==> flow/design.v <==
module DATA_TRANS(
    input   wire               CLK_50M,
    input   wire               RESET_n,
    input   wire   [15:0]      DATA_IN_U10,
    input   wire   [15:0]      DATA_IN_U11,
    input   wire   [15:0]      DATA_IN_U12,
    input   wire   [15:0]      DATA_IN_U13,
    input   wire   [15:0]      DATA_IN_U14,
    input   wire   [15:0]      DATA_IN_U15,
    input   wire   [15:0]      DATA_IN_U16,
    input   wire   [15:0]      DATA_IN_U17,
    input   wire   [15:0]      DATA_IN_U18,
    input   wire   [15:0]      DATA_IN_U19,
    input   wire   [15:0]      DATA_IN_U20,
    input   wire   [15:0]      DATA_IN_U21,
    input   wire   [15:0]      DATA_IN_U22,
    input   wire   [15:0]      DATA_IN_U23,
    input   wire   [15:0]      DATA_IN_U24,
    input   wire   [15:0]      DATA_IN_U25,
    input   wire               RX,
    output  wire               TX
    );
    reg             [ 7:0]     CHANNEL;
    reg             [15:0]     DATA[15:0];   
    reg             [ 7:0]     DATA_RX;
    wire            [ 7:0]     DATA_RX_reg;
    reg             [ 7:0]     STATE;
    reg                        SEND_REQ;
    reg             [ 7:0]     SEND_DATA;
    always @(posedge CLK_50M) begin
        if (!RESET_n) begin
            STATE <= 0;
            SEND_REQ <= 0;
        end else begin
            case (STATE)
                0: begin
                    CHANNEL <= 0;
                    STATE <= 1;
                    SEND_REQ <= 0;
                end
                1: begin
                            if(DATA_RX == 8'hFF) begin
                              DATA[0] <= DATA_IN_U10; 
                              DATA[1] <= DATA_IN_U11;
                              DATA[2] <= DATA_IN_U12;
                              DATA[3] <= DATA_IN_U13;
                              DATA[4] <= DATA_IN_U14;
                              DATA[5] <= DATA_IN_U15;
                              DATA[6] <= DATA_IN_U16;
                              DATA[7] <= DATA_IN_U17;
                              DATA[8] <= DATA_IN_U18;
                              DATA[9] <= DATA_IN_U19;
                              DATA[10] <= DATA_IN_U20;
                              DATA[11] <= DATA_IN_U21;
                              DATA[12] <= DATA_IN_U22;
                              DATA[13] <= DATA_IN_U23;
                              DATA[14] <= DATA_IN_U24;
                              DATA[15] <= DATA_IN_U25;
                              STATE <= 2;
                          end
                end
                2: begin
                    if (CHANNEL <= 15) begin
                        SEND_DATA <= DATA[CHANNEL][7:0];
                        STATE <= 3;
                    end else begin
                        if(DATA_RX == 8'h00)
                                    STATE <= 0;
                    end
                end
                3: begin
                    SEND_REQ <= 1;
                    STATE <= 4;
                end
                4: begin
                    SEND_REQ <= 0;
                    STATE <= 5;
                end
                5: begin
                    if (IDLE) begin
                        SEND_DATA <= DATA[CHANNEL][15:8];
                        STATE <= 6;
                    end
                end
                6: begin
                    SEND_REQ <= 1;
                    STATE <= 7;
                end
                7: begin
                    SEND_REQ <= 0;
                    STATE <= 8;
                end
                8: begin
                    if (IDLE) begin
                        CHANNEL <= CHANNEL+1;
                        STATE <= 2;
                    end
                end
                default: 
                    STATE <= 0;
            endcase
        end
    end
     always @(posedge CLK_50M) begin
            if(VALID)
                DATA_RX[7:0] <= DATA_RX_reg[7:0];
     end
    UART_RX i2(
         .CLK        (CLK_50M),
        .RESET_n    (RESET_n),
        .RX         (RX),
        .DATA_OUT   (DATA_RX_reg),
        .VALID      (VALID)
    ); 
    uart_tx i1 (
        .clk        (CLK_50M),
        .reset_n    (RESET_n),
        .wrreq      (SEND_REQ),
        .wdata      (SEND_DATA),
        .RX         (),
        .TX         (TX),
        .IDLE       (IDLE)
    );
endmodule  
module UART_RX #(parameter BAUDRATE = 115200, parameter FREQ = 50_000_000)(
    input                 CLK,
    input                 RESET_n,
    input                 RX,
    output reg    [7:0]   DATA_OUT,
    output reg            VALID
    );
    localparam T = FREQ / BAUDRATE;
    reg                   BUSY;  
	reg    [7:0]          DATA_OUT_reg; 
    reg    [3:0]          cnt_bit;  
    reg    [31:0]         cnt_clk;
    assign                end_cnt_clk = cnt_clk == T - 1;
    assign                end_cnt_bit = end_cnt_clk && cnt_bit == 10 - 1;
    always @(posedge CLK or negedge RESET_n) begin
        if(RESET_n == 0)
            BUSY <= 0; 
        else if(BUSY == 0 && RX == 0)
            BUSY <= 1;
        else if(cnt_bit == 0 && cnt_clk == T / 2 - 1 && RX == 1)
            BUSY <= 0;
        else if(end_cnt_bit)
            BUSY <= 0;
    end
    always @(posedge CLK or negedge RESET_n) begin
        if(RESET_n == 0)
            cnt_clk <= 0;
        else if(BUSY) begin
            if(end_cnt_clk)
                cnt_clk <= 0;
            else
                cnt_clk <= cnt_clk + 1'b1;
        end else
            cnt_clk <= 0;
    end
    always @(posedge CLK or negedge RESET_n) begin
        if(RESET_n == 0)
            cnt_bit <= 0;
        else if(end_cnt_clk) begin
            if(end_cnt_bit)
                cnt_bit <= 0;
            else
                cnt_bit <= cnt_bit + 1'b1;
        end
    end    
    always @(posedge CLK or negedge RESET_n) begin
        if(RESET_n == 0)
            DATA_OUT_reg <= 0;
        else if(cnt_clk == T / 2 - 1 && cnt_bit != 1 - 1 && cnt_bit != 10 - 1)
            DATA_OUT_reg[cnt_bit - 1] <= RX;
    end
    always @(posedge CLK or negedge RESET_n) begin
        if(RESET_n == 0)
            VALID <= 0;
        else if(end_cnt_bit) begin
            VALID <= 1;
            DATA_OUT <= DATA_OUT_reg;
        end else
            VALID <= 0;
    end
endmodule
module uart_tx #(parameter BAUDRATE = 115200, parameter FREQ = 50_000_000)(
input               clk,
input               reset_n,
input               wrreq,
input       [7:0]   wdata,
input               RX,
output reg          TX,
output reg          IDLE
);
localparam T = FREQ / BAUDRATE;
reg         [7:0]   DATA;
reg         [3:0]   cnt_bit;
reg         [31:0]  cnt_clk;
wire                end_cnt_clk;
wire                end_cnt_bit;
assign end_cnt_clk = cnt_clk == T - 1;
assign end_cnt_bit = end_cnt_clk && cnt_bit == 10 - 1;
always @(posedge clk or negedge reset_n) begin
    if(!reset_n)
        IDLE <= 1;
    else if(wrreq) begin
	     DATA <= wdata;
        IDLE <= 0;
    end else if(end_cnt_bit)
        IDLE <= 1;
end
always @(posedge clk or negedge reset_n) begin
    if(!reset_n)
        cnt_clk <= 0;
    else if(IDLE == 0) begin
        if(end_cnt_clk)
            cnt_clk <= 0;
        else
            cnt_clk <= cnt_clk + 1;
    end
end
always @(posedge clk or negedge reset_n) begin
    if(!reset_n)
        cnt_bit <= 0;
    else if(end_cnt_clk) begin
        if(end_cnt_bit)
            cnt_bit <= 0;
        else
            cnt_bit <= cnt_bit + 1;
    end
end
always @(posedge clk or negedge reset_n) begin
    if(!reset_n)
        TX <= 1;
    else if(IDLE == 0 && cnt_clk == 0) begin
        if(cnt_bit == 0)
            TX <= 0;
        else if(cnt_bit == 9)
            TX <= 1;
        else
            TX <= DATA[cnt_bit - 1];
    end
end
endmodule
### From RTL to reports: DATA_TRANS

Tool output for the design above, in the order of the flow.
Lines are those of the file above, counted from 1.
Operators carry their Yosys type and port widths (W data, S select, Z words).
A cell with -- has no value.

| inputs | value |
|---|---|
| design top | DATA_TRANS |
| clock port | CLK_50M |
| cell library | sky130hd |
| library corner | tt_025C_1v80 |

### Word level

Source: Yosys, flattened and elaborated. Widths are those after wreduce. Registers that Yosys merges into a memory's read port (data or address) are not register bits. Print and check cells do not count. Equal cells are merged and count once.

| cells by class | value |
|---|---|
| div/mod/pow operators | 0 |
| multiply operators | 0 |
| reductions and logical operators | 28 |
| bitwise operators | 6 |
| magnitude comparators | 1 |
| equal/unequal tests | 35 |
| mux-type cells | 26 |
| shift operators | 3 |
| $add $sub $neg | 8 |

Operators by type and width:

| cell | count |
|---|---|
| $pmux W16 S16 | 1 |
| $mux W32 | 3 |
| $pmux W8 S9 | 1 |
| $add A32 B1 Y32 const B | 2 |
| $eq A32 B9 Y1 const B | 2 |
| $mux W8 | 8 |
| $eq A4 B4 Y1 const B | 10 |
| $shift A1 B33 Y8 | 1 |
| $shift A1 B33 Y8 const A | 1 |
| $neg A32 Y33 | 1 |
| $eq A32 B8 Y1 const B | 1 |
| $logic_not A32 Y1 | 1 |
| $eq A8 B3 Y1 const B | 4 |
| $shiftx A8 B32 Y1 | 1 |
| $pmux W8 S2 | 2 |
| $eq A4 B3 Y1 const B | 4 |
| $eq A8 B2 Y1 const B | 2 |
| $logic_not A8 Y1 | 2 |
| $logic_not A4 Y1 | 3 |
| $sub A4 B1 Y5 const B | 2 |
| $logic_and A1 B1 Y1 | 8 |
| $reduce_bool A2 Y1 | 4 |
| $add A4 B1 Y4 const B | 2 |
| $eq A4 B2 Y1 const B | 2 |
| $reduce_and A4 Y1 | 2 |
| $add A8 B1 Y8 const B | 1 |
| $eq A8 B1 Y1 const B | 1 |
| $le A8 B4 Y1 const B | 1 |

Not listed: further kinds 20, cells in them 34.

| bit counts | value |
|---|---|
| flip-flop bits (word level) | 389 |
| memory cells | 0 |
| memory bits (writable) | 0 |
| memory bits (read-only) | 0 |
| bits in latches | 0 |
| output and inout port bits | 1 |
| input port bits | 259 |
| clocked read ports x word width | 0 |
| elaborated cells | 139 |

### Depth

Depth = most cells in a row (Yosys ltp): at word level without a register or memory, in the mapped netlist without a sequential cell, where the memories' decode and read muxes count.

| depth | value |
|---|---|
| word-level depth | 6 |
| ABC_AREA | 0 |
| mapped depth | 12 |
| mapped depth without buffers | 12 |

### After synthesis

The flow's flattened synthesis, as Yosys stat reports it; memories are mapped. The netlist is that of the ABC_AREA named above (0 if unset); the other value can give another one.
The area totals of this step are shown rounded.

Cell types:

| cell type | count | total area (µm²) |
|---|---|---|
| sky130_fd_sc_hd__edfxtp_1 | 296 | 8.89E+03 |
| sky130_fd_sc_hd__dfrtp_1 | 82 | 2.05E+03 |
| sky130_fd_sc_hd__xnor2_1 | 46 | 402.886 |
| sky130_fd_sc_hd__ha_1 | 26 | 325.312 |
| sky130_fd_sc_hd__nor2_1 | 74 | 277.766 |
| sky130_fd_sc_hd__nand2_1 | 70 | 262.752 |
| sky130_fd_sc_hd__a22oi_1 | 34 | 255.245 |
| sky130_fd_sc_hd__mux2i_1 | 22 | 220.211 |
| sky130_fd_sc_hd__dfxtp_1 | 10 | 200.192 |
| sky130_fd_sc_hd__nand3_1 | 39 | 195.187 |
| sky130_fd_sc_hd__nand4_1 | 30 | 187.68 |
| sky130_fd_sc_hd__mux2_2 | 16 | 180.173 |
| sky130_fd_sc_hd__xor2_1 | 19 | 166.41 |
| sky130_fd_sc_hd__nor4_1 | 25 | 156.4 |
| sky130_fd_sc_hd__clkbuf_1 | 41 | 153.898 |
| sky130_fd_sc_hd__o21ai_0 | 29 | 145.139 |
| sky130_fd_sc_hd__and3_1 | 22 | 137.632 |
| sky130_fd_sc_hd__a221oi_1 | 15 | 131.376 |

Not listed: further types 56, cells in them 288.

| synthesis totals | value |
|---|---|
| flip-flops | 390 |
| cell count | 1184 |
| chip area (Yosys) | 0.0164 mm² |
| area of sequential cells | 0.0112 mm² |
| buffers | 61 |

By module: a second synthesis without flattening, with its own total; a netlist apart from the flattened one above.

| second synthesis, totals | value |
|---|---|
| cells (unflattened synthesis) | 1167 |
| area total of the unflattened synthesis | 0.0164 mm² |

Each row is one instance without its submodules.

By module:

| module | area (mm²) | instances | seq. area (mm²) | cells |
|---|---|---|---|---|
| DATA_TRANS | 0.0112 | 1 | 0.00861 | 668 |
| UART_RX | 0.00295 | 1 | 0.00139 | 288 |
| uart_tx | 0.00233 | 1 | 0.00119 | 211 |

### Worst setup path after synthesis

Path of least setup slack by OpenSTA after synthesis, without wires, with an ideal clock, recovery checks aside; 20% of the period is set as input and as output delay. Where synthesis merged equal registers, the netlist keeps one of their names.

| timing path post-synthesis | value |
|---|---|
| kind | input port to flip-flop |
| start point | input RESET_n |
| end point | register DATA[0][0] |
| period | 46.8 ns |
| external input delay | 9.360 ns |
| path buffers | 0 |
| setup time | 1.189 ns |
| time at the first pin | 9.360 ns |
| arrival time | 26.646 ns |
| delay of the path | 18.475 ns |
| driving pins on the path | 2 |
| setup slack | 18.965 ns |
| required time | 45.611 ns |
| synthesis period reached | 27.835 ns |

"delay of the path" is the arrival time less input delay plus setup time.
"driving pins on the path": output pins that drive a net of the path, with the launching flip-flop's if there is one; two outputs of one cell count as two.
"synthesis period reached" is the clock period less the worst setup slack; recovery checks do not enter. This is arithmetic on one report: input and output delays are still those of the set period (20% each).
Between the ends stands the longest chain of elaborated cells between them, by number of cells; it is not shown to be the way that was timed. Of several equally long chains one is given.
A line is the first line of the expression or statement that the cell stems from. Yosys adds cells for indexed reads and writes and turns some case tables into memories.

| on the way, post-synthesis | value |
|---|---|
| cells stage by stage | sky130_fd_sc_hd__nand2_1 -> sky130_fd_sc_hd__nor3_1 |
| length of the longest elaborated chain | 1 |
| elaborated cells between the ends (all ways) | 1 |
| RTL lines with such cells | 0 |
| those cells by class | reduce/logical (1) |

RTL lines, path post-synthesis:

| element | line | source |
|---|---|---|
| start, declared | 3 | `input   wire               RESET_n,` |
| $reduce_and A3 Y1 | -- |  |
| end, assigned | 43 | `DATA[0] <= DATA_IN_U10;` |
| end, declared | 24 | `reg             [15:0]     DATA[15:0];` |

### Timing after layout

Path of least setup slack in the final report of run A (OpenROAD, finished layout, wires in). Where an end is a register, its clock arrival counts in the times.

| timing path after layout | value |
|---|---|
| kind | input port to flip-flop |
| start point | input RESET_n |
| end point | register DATA[10][14] |
| period | 29.1 ns |
| arrival time | 7.92 ns |
| external input delay | 5.82 ns |
| setup slack | 21.34 ns |
| required time | 29.26 ns |
| setup time | 0.38 ns |
| time at the first pin | 5.82 ns |
| path buffers | 3 |
| driving pins on the path | 5 |

Between the ends stands the longest chain of elaborated cells between them, by number of cells; it is not shown to be the way that was timed. Of several equally long chains one is given.

| on the way, after layout | value |
|---|---|
| cells stage by stage | sky130_fd_sc_hd__buf_4 -> sky130_fd_sc_hd__nand2_1 -> sky130_fd_sc_hd__nor3_2 -> sky130_fd_sc_hd__buf_6 -> sky130_fd_sc_hd__buf_4 |
| length of the longest elaborated chain | 1 |
| elaborated cells between the ends (all ways) | 1 |
| RTL lines with such cells | 0 |
| those cells by class | reduce/logical (1) |

RTL lines, path after layout:

| element | line | source |
|---|---|---|
| start, declared | 3 | `input   wire               RESET_n,` |
| $reduce_and A3 Y1 | -- |  |
| end, assigned | 53 | `DATA[10] <= DATA_IN_U20;` |
| end, declared | 24 | `reg             [15:0]     DATA[15:0];` |

Ticket comment

Top module DATA_TRANS; platform sky130hd; tools Yosys and OpenROAD; 2 stored runs in no particular order. Input and output delays are each 20% of the period that was set; the output load is 0.01 pF.
"worst path time" means the part of the period allowed to the worst setup path (the constraints hold back 20% at inputs and 20% at outputs) less its slack; where the path has registers, the arrival times of their clocks count too.
"power consumption": no workload was simulated; the value follows from the tool's default switching activity.
Measured values are rounded.

#### Run A

| setting | value |
|---|---|
| period_ns | `29.1` |
| CORE_UTILIZATION | `49` |
| CAP_MARGIN | `20` |
| CORE_MARGIN | `2` |
| SLEW_MARGIN | `20` |

| result | value |
|---|---|
| worst path time | 1.94 ns |
| worst path kind | input port to flip-flop |
| worst slack on setup checks | 21.3 ns |
| standard-cell area after layout | 0.0209 mm² |
| die footprint | 0.035 mm² |
| power consumption | 1.22 mW |
| sum of negative setup slack | 0.000 ns |
| synthesis area | 0.0164 mm² |
| worst-case hold slack | 0.413 ns |

#### Run B

| setting | value |
|---|---|
| period_ns | `29.1` |
| CORE_UTILIZATION | `64` |
| SETUP_SLACK_MARGIN | `5.0` |
| ABC_AREA | `0` |
| CTS_CLUSTER_DIAMETER | `33` |
| MIN_ROUTING_LAYER | `met1` |
| CAP_MARGIN | `20` |
| CORE_MARGIN | `2` |
| SLEW_MARGIN | `20` |

| result | value |
|---|---|
| worst path time | 1.68 ns |
| worst path kind | input port to flip-flop |
| synthesis area | 0.0164 mm² |
| die footprint | 0.0269 mm² |
| standard-cell area after layout | 0.0212 mm² |
| worst slack on setup checks | 21.6 ns |
| sum of negative setup slack | 0.000 ns |
| worst-case hold slack | 0.412 ns |
| power consumption | 1.33 mW |
