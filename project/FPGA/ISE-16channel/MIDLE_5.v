==> flow/design.v <==
module MIDLE_5(
    input  wire                  CLK,
    input  wire  signed [15:0]   DATA_IN1,
    input  wire  signed [15:0]   DATA_IN2,
    input  wire  signed [15:0]   DATA_IN3,
    input  wire  signed [15:0]   DATA_IN4,
    input  wire  signed [15:0]   DATA_IN5,
    output reg   signed [15:0]   DATA_OUT     
    );
always @(posedge CLK ) begin
    if ((DATA_IN2 <= DATA_IN1 && DATA_IN3 <= DATA_IN1 && DATA_IN1 <= DATA_IN4 && DATA_IN1 <= DATA_IN5) || 
        (DATA_IN2 <= DATA_IN1 && DATA_IN4 <= DATA_IN1 && DATA_IN1 <= DATA_IN3 && DATA_IN1 <= DATA_IN5) ||
        (DATA_IN2 <= DATA_IN1 && DATA_IN5 <= DATA_IN1 && DATA_IN1 <= DATA_IN3 && DATA_IN1 <= DATA_IN4)) begin
        DATA_OUT <= DATA_IN1;
    end 
    if ((DATA_IN1 <= DATA_IN2 && DATA_IN3 <= DATA_IN2 && DATA_IN2 <= DATA_IN4 && DATA_IN2 <= DATA_IN5) || 
        (DATA_IN1 <= DATA_IN2 && DATA_IN4 <= DATA_IN2 && DATA_IN2 <= DATA_IN3 && DATA_IN2 <= DATA_IN5) ||
        (DATA_IN1 <= DATA_IN2 && DATA_IN5 <= DATA_IN2 && DATA_IN2 <= DATA_IN3 && DATA_IN2 <= DATA_IN4)) begin
        DATA_OUT <= DATA_IN2;
    end
    if ((DATA_IN1 <= DATA_IN3 && DATA_IN2 <= DATA_IN3 && DATA_IN3 <= DATA_IN4 && DATA_IN3 <= DATA_IN5) || 
        (DATA_IN1 <= DATA_IN3 && DATA_IN4 <= DATA_IN3 && DATA_IN3 <= DATA_IN2 && DATA_IN3 <= DATA_IN5) ||
        (DATA_IN1 <= DATA_IN3 && DATA_IN5 <= DATA_IN3 && DATA_IN3 <= DATA_IN2 && DATA_IN3 <= DATA_IN4)) begin
        DATA_OUT <= DATA_IN3;
    end
    if ((DATA_IN1 <= DATA_IN4 && DATA_IN2 <= DATA_IN4 && DATA_IN4 <= DATA_IN3 && DATA_IN4 <= DATA_IN5) || 
        (DATA_IN1 <= DATA_IN4 && DATA_IN3 <= DATA_IN4 && DATA_IN4 <= DATA_IN2 && DATA_IN4 <= DATA_IN5) ||
        (DATA_IN1 <= DATA_IN4 && DATA_IN5 <= DATA_IN4 && DATA_IN4 <= DATA_IN2 && DATA_IN4 <= DATA_IN3)) begin
        DATA_OUT <= DATA_IN4;
    end
    if ((DATA_IN1 <= DATA_IN5 && DATA_IN2 <= DATA_IN5 && DATA_IN5 <= DATA_IN3 && DATA_IN5 <= DATA_IN4) || 
        (DATA_IN1 <= DATA_IN5 && DATA_IN3 <= DATA_IN5 && DATA_IN5 <= DATA_IN2 && DATA_IN5 <= DATA_IN4) ||
        (DATA_IN1 <= DATA_IN5 && DATA_IN4 <= DATA_IN5 && DATA_IN5 <= DATA_IN2 && DATA_IN5 <= DATA_IN3)) begin
        DATA_OUT <= DATA_IN5;
    end
end
endmodule
; Step by step through the tools: MIDLE_5
; Tool output for the design above, in the order of the flow.
; Lines are those of the file above, counted from 1.
; Operators: Yosys type, input widths -> output width; for muxes data width and select width s.
; Library cell names are shortened.
; The mark n/a stands for no value.
[design]
design = MIDLE_5
clk_port = CLK
cell_library = sky130hd
lib_corner = tt_025C_1v80

; After elaboration
; Counts by Yosys on the flattened word-level netlist (proc, flatten, opt, wreduce; memories kept). Register bits leave out memories and registers merged into their read ports (data or address). Print and check cells are left out. Cells with the same type and inputs are merged into one.
[word_totals]
register_bits = 16
out_inout_bits = 16
[op_classes]
cmp = 20
mux = 5
n_reduce_logical = 56
[ops]
columns = operator, n
row1 = $le 16x16->1, 20
row2 = $mux 16, 5
row3 = $logic_and 1x1->1, 45
row4 = $logic_or 1x1->1, 10
row5 = $reduce_bool 5->1, 1

; Logic depth
; Yosys ltp: most cells in a row. Word level: on the elaborated netlist, between registers, memories and ports. Mapped: between sequential cells and ports; inverters and the memories' decode and read muxes count.
[depth]
depth_word = 11
abc_area = 0
ltp_mapped = 14

; After synthesis
; Source: synth_stat.txt of the flow (Yosys; design flattened, memories mapped). It holds for the ABC_AREA given above (unset counts as 0); a run with the other value may have another netlist.
; The area totals of this step are shown rounded.
[types]
columns = type, n
row1 = ha_1, 160
row2 = edfxtp_1, 16
row3 = inv_1, 88
row4 = nand4_1, 48
row5 = mux2i_1, 22
row6 = a21oi_1, 43
row7 = a21o_1, 25
row8 = nor4_1, 20
row9 = o211ai_2, 10
row10 = a31oi_2, 9
row11 = o211ai_1, 10
row12 = a31oi_1, 11
row13 = nand2_1, 16
row14 = o21ai_0, 12
row15 = nor2_1, 15
row16 = o21a_1, 7
row17 = nand3_1, 10
row18 = nor2b_1, 8
; Other cell types: 55; their cells: 111.
[synth_totals]
stdcells = 641
mapped_area_um2 = 5525
seqArea_um2 = 480.5
flip_flops = 16
n_buf = 15

; Path before layout
; Source: OpenSTA report_checks on the synthesized netlist (no wires, ideal clock, input and output delay 20% of the period each), path of least setup slack; recovery checks are left aside. Register names are those of the netlist, which keeps one name where synthesis merged equal registers.
[synth_timing]
path_kind = input to register
from = in DATA_IN2[1]
to = reg DATA_OUT[0]
period_ns = 5.33
launch_ns = 1.066
arrival_time_ns = 3.917
path_slack_ns = 0.997
delay_ns = 3.267
path_stages = 13
n_path_buf = 2
synth_period_reached_ns = 4.333
; "delay_ns" is the arrival time less input delay plus setup time.
; "path_stages" counts driving pins, that of a launching flip-flop among them; a cell with two outputs on the path counts twice.
; "synth_period_reached_ns" = period - worst setup slack (recovery checks aside). The figure is calculated, with input and output delays left at 20% of the set period.
; The rows between start and end are the longest chain of elaborated cells between them; the timing report does not say that the signal goes this way. Where chains are equally long, one stands for them.
; Each line given opens the expression or statement behind the cell; cells for indexed reads and writes are added by Yosys, which also makes memories of some case tables.
; A register here has more assigning lines than the two given.
; Only ways into the end's enable, where the timed path ends, are counted here.
[synth_via]
cell_sequence = inv_1 > ha_1 > nor2b_1 > o211ai_2 > a2111oi_4 > nor4_4 > mux2_4 > a211oi_4 > or3_1 > buf_6 > nand3b_4 > buf_6 > nand3b_1
elab_chain_len = 7
cells_between = 58
classes_between = compare: 8; reduce/logical: 50
[synth_rtl]
columns = element, line_no
row1 = start: declaration, 4  ; input  wire  signed [15:0]   DATA_IN2,
row2 = $le 16x16->1, 11  ; if ((DATA_IN2 <= DATA_IN1 && DATA_IN3 <= DATA_IN1 && DATA_IN1 <= DATA_IN4 && DATA_IN1 <= DATA_IN5) ||
row3 = $logic_and 1x1->1 (3 in a row), 11
row4 = $logic_or 1x1->1 (2 in a row), 11
row5 = $reduce_bool 5->1, n/a
row6 = end: assignment, 14  ; DATA_OUT <= DATA_IN1;
row7 = end: assignment, 19  ; DATA_OUT <= DATA_IN2;
row8 = end: declaration, 8  ; output reg   signed [15:0]   DATA_OUT

; Path in the finished layout
; From the final timing report of run A: the path of least setup slack in the routed layout; clock arrival at registers is part of the times.
[layout_timing]
path_kind = input to register
from = in DATA_IN5[1]
to = reg DATA_OUT[0]
period_ns = 4.4
launch_ns = 0.88
arrival_time_ns = 4.22
path_slack_ns = 0.17
path_stages = 13
n_path_buf = 2
; The rows between start and end are the longest chain of elaborated cells between them; the timing report does not say that the signal goes this way. Where chains are equally long, one stands for them.
; A register here has more assigning lines than the two given.
; The path ends at the data pin of a flip-flop with enable; ways to the enable are not counted.
[layout_via]
cell_sequence = clkdlybuf4s50_1 > inv_1 > ha_1 > nor2b_1 > o211ai_1 > a221oi_2 > or4_1 > nand3_1 > and4b_1 > or3_4 > buf_12 > a31oi_1 > o211ai_1
elab_chain_len = 10
cells_between = 52
classes_between = compare: 8; mux: 5; reduce/logical: 39
[layout_rtl]
columns = element, line_no
row1 = start: declaration, 7  ; input  wire  signed [15:0]   DATA_IN5,
row2 = $le 16x16->1, 13  ; (DATA_IN2 <= DATA_IN1 && DATA_IN5 <= DATA_IN1 && DATA_IN1 <= DATA_IN3 && DATA_IN1 <= DATA_IN4)) begin
row3 = $logic_and 1x1->1 (3 in a row), 13
row4 = $logic_or 1x1->1, 11  ; if ((DATA_IN2 <= DATA_IN1 && DATA_IN3 <= DATA_IN1 && DATA_IN1 <= DATA_IN4 && DATA_IN1 <= DATA_IN5) ||
row5 = $mux 16, 11
row6 = $mux 16, 16  ; if ((DATA_IN1 <= DATA_IN2 && DATA_IN3 <= DATA_IN2 && DATA_IN2 <= DATA_IN4 && DATA_IN2 <= DATA_IN5) ||
row7 = $mux 16, 21  ; if ((DATA_IN1 <= DATA_IN3 && DATA_IN2 <= DATA_IN3 && DATA_IN3 <= DATA_IN4 && DATA_IN3 <= DATA_IN5) ||
row8 = $mux 16, 26  ; if ((DATA_IN1 <= DATA_IN4 && DATA_IN2 <= DATA_IN4 && DATA_IN4 <= DATA_IN3 && DATA_IN4 <= DATA_IN5) ||
row9 = $mux 16, 31  ; if ((DATA_IN1 <= DATA_IN5 && DATA_IN2 <= DATA_IN5 && DATA_IN5 <= DATA_IN3 && DATA_IN5 <= DATA_IN4) ||
row10 = end: assignment, 29  ; DATA_OUT <= DATA_IN4;
row11 = end: assignment, 34  ; DATA_OUT <= DATA_IN5;
row12 = end: declaration, 8  ; output reg   signed [15:0]   DATA_OUT

; Flow measurements of MIDLE_5 on sky130hd: 2 stored runs with different settings, listed in no order. Input and output delays are each 20% of the period that was set; the output load is 0.01 pF.
; "achieved_clock_period_ns" = clock period - worst setup slack. The figure is calculated, with input and output delays left at 20% of the set period.
; "timing.worst_path_ns" = time allowed to the worst setup path (clock period - input delay - output delay, where it has them) - its slack; a late launch clock adds to it, a late capture clock takes from it.
; "fin_power_w" is the tool's figure for a default switching activity; nothing was simulated.
; Values from the reports are rounded here.

[run A: settings]
period_ns = 4.4
CORE_UTILIZATION = 51
CAP_MARGIN = 20
CORE_MARGIN = 2
SLEW_MARGIN = 20
[run A: results]
fin_power_w = 0.001579
yosys_chip_area_um2 = 5525
tns_ns = 0.000
worstSetupSlack_ns = 0.171
layout_utilization_pct = 67.5
achieved_clock_period_ns = 4.229
fin_hold_ws_ns = 1.498
stdcell_area_um2 = 7218
timing.worst_path_ns = 3.35
worst_path_kind = input to register
die_um2 = 11680

[run B: settings]
period_ns = 3.87
CORE_UTILIZATION = 68
PLACE_DENSITY_LB_ADDON = 0.15
CORE_MARGIN = 8
CELL_PAD_IN_SITES_GLOBAL_PLACEMENT = 1
CELL_PAD_IN_SITES_DETAIL_PLACEMENT = 2
TNS_END_PERCENT = 45
ABC_AREA = 0
GPL_ROUTABILITY_DRIVEN = 0
CTS_CLUSTER_DIAMETER = 253
MIN_ROUTING_LAYER = met2
CAP_MARGIN = 20
SLEW_MARGIN = 20
[run B: results]
outcome = not finished: placement ended with error FLW-0024
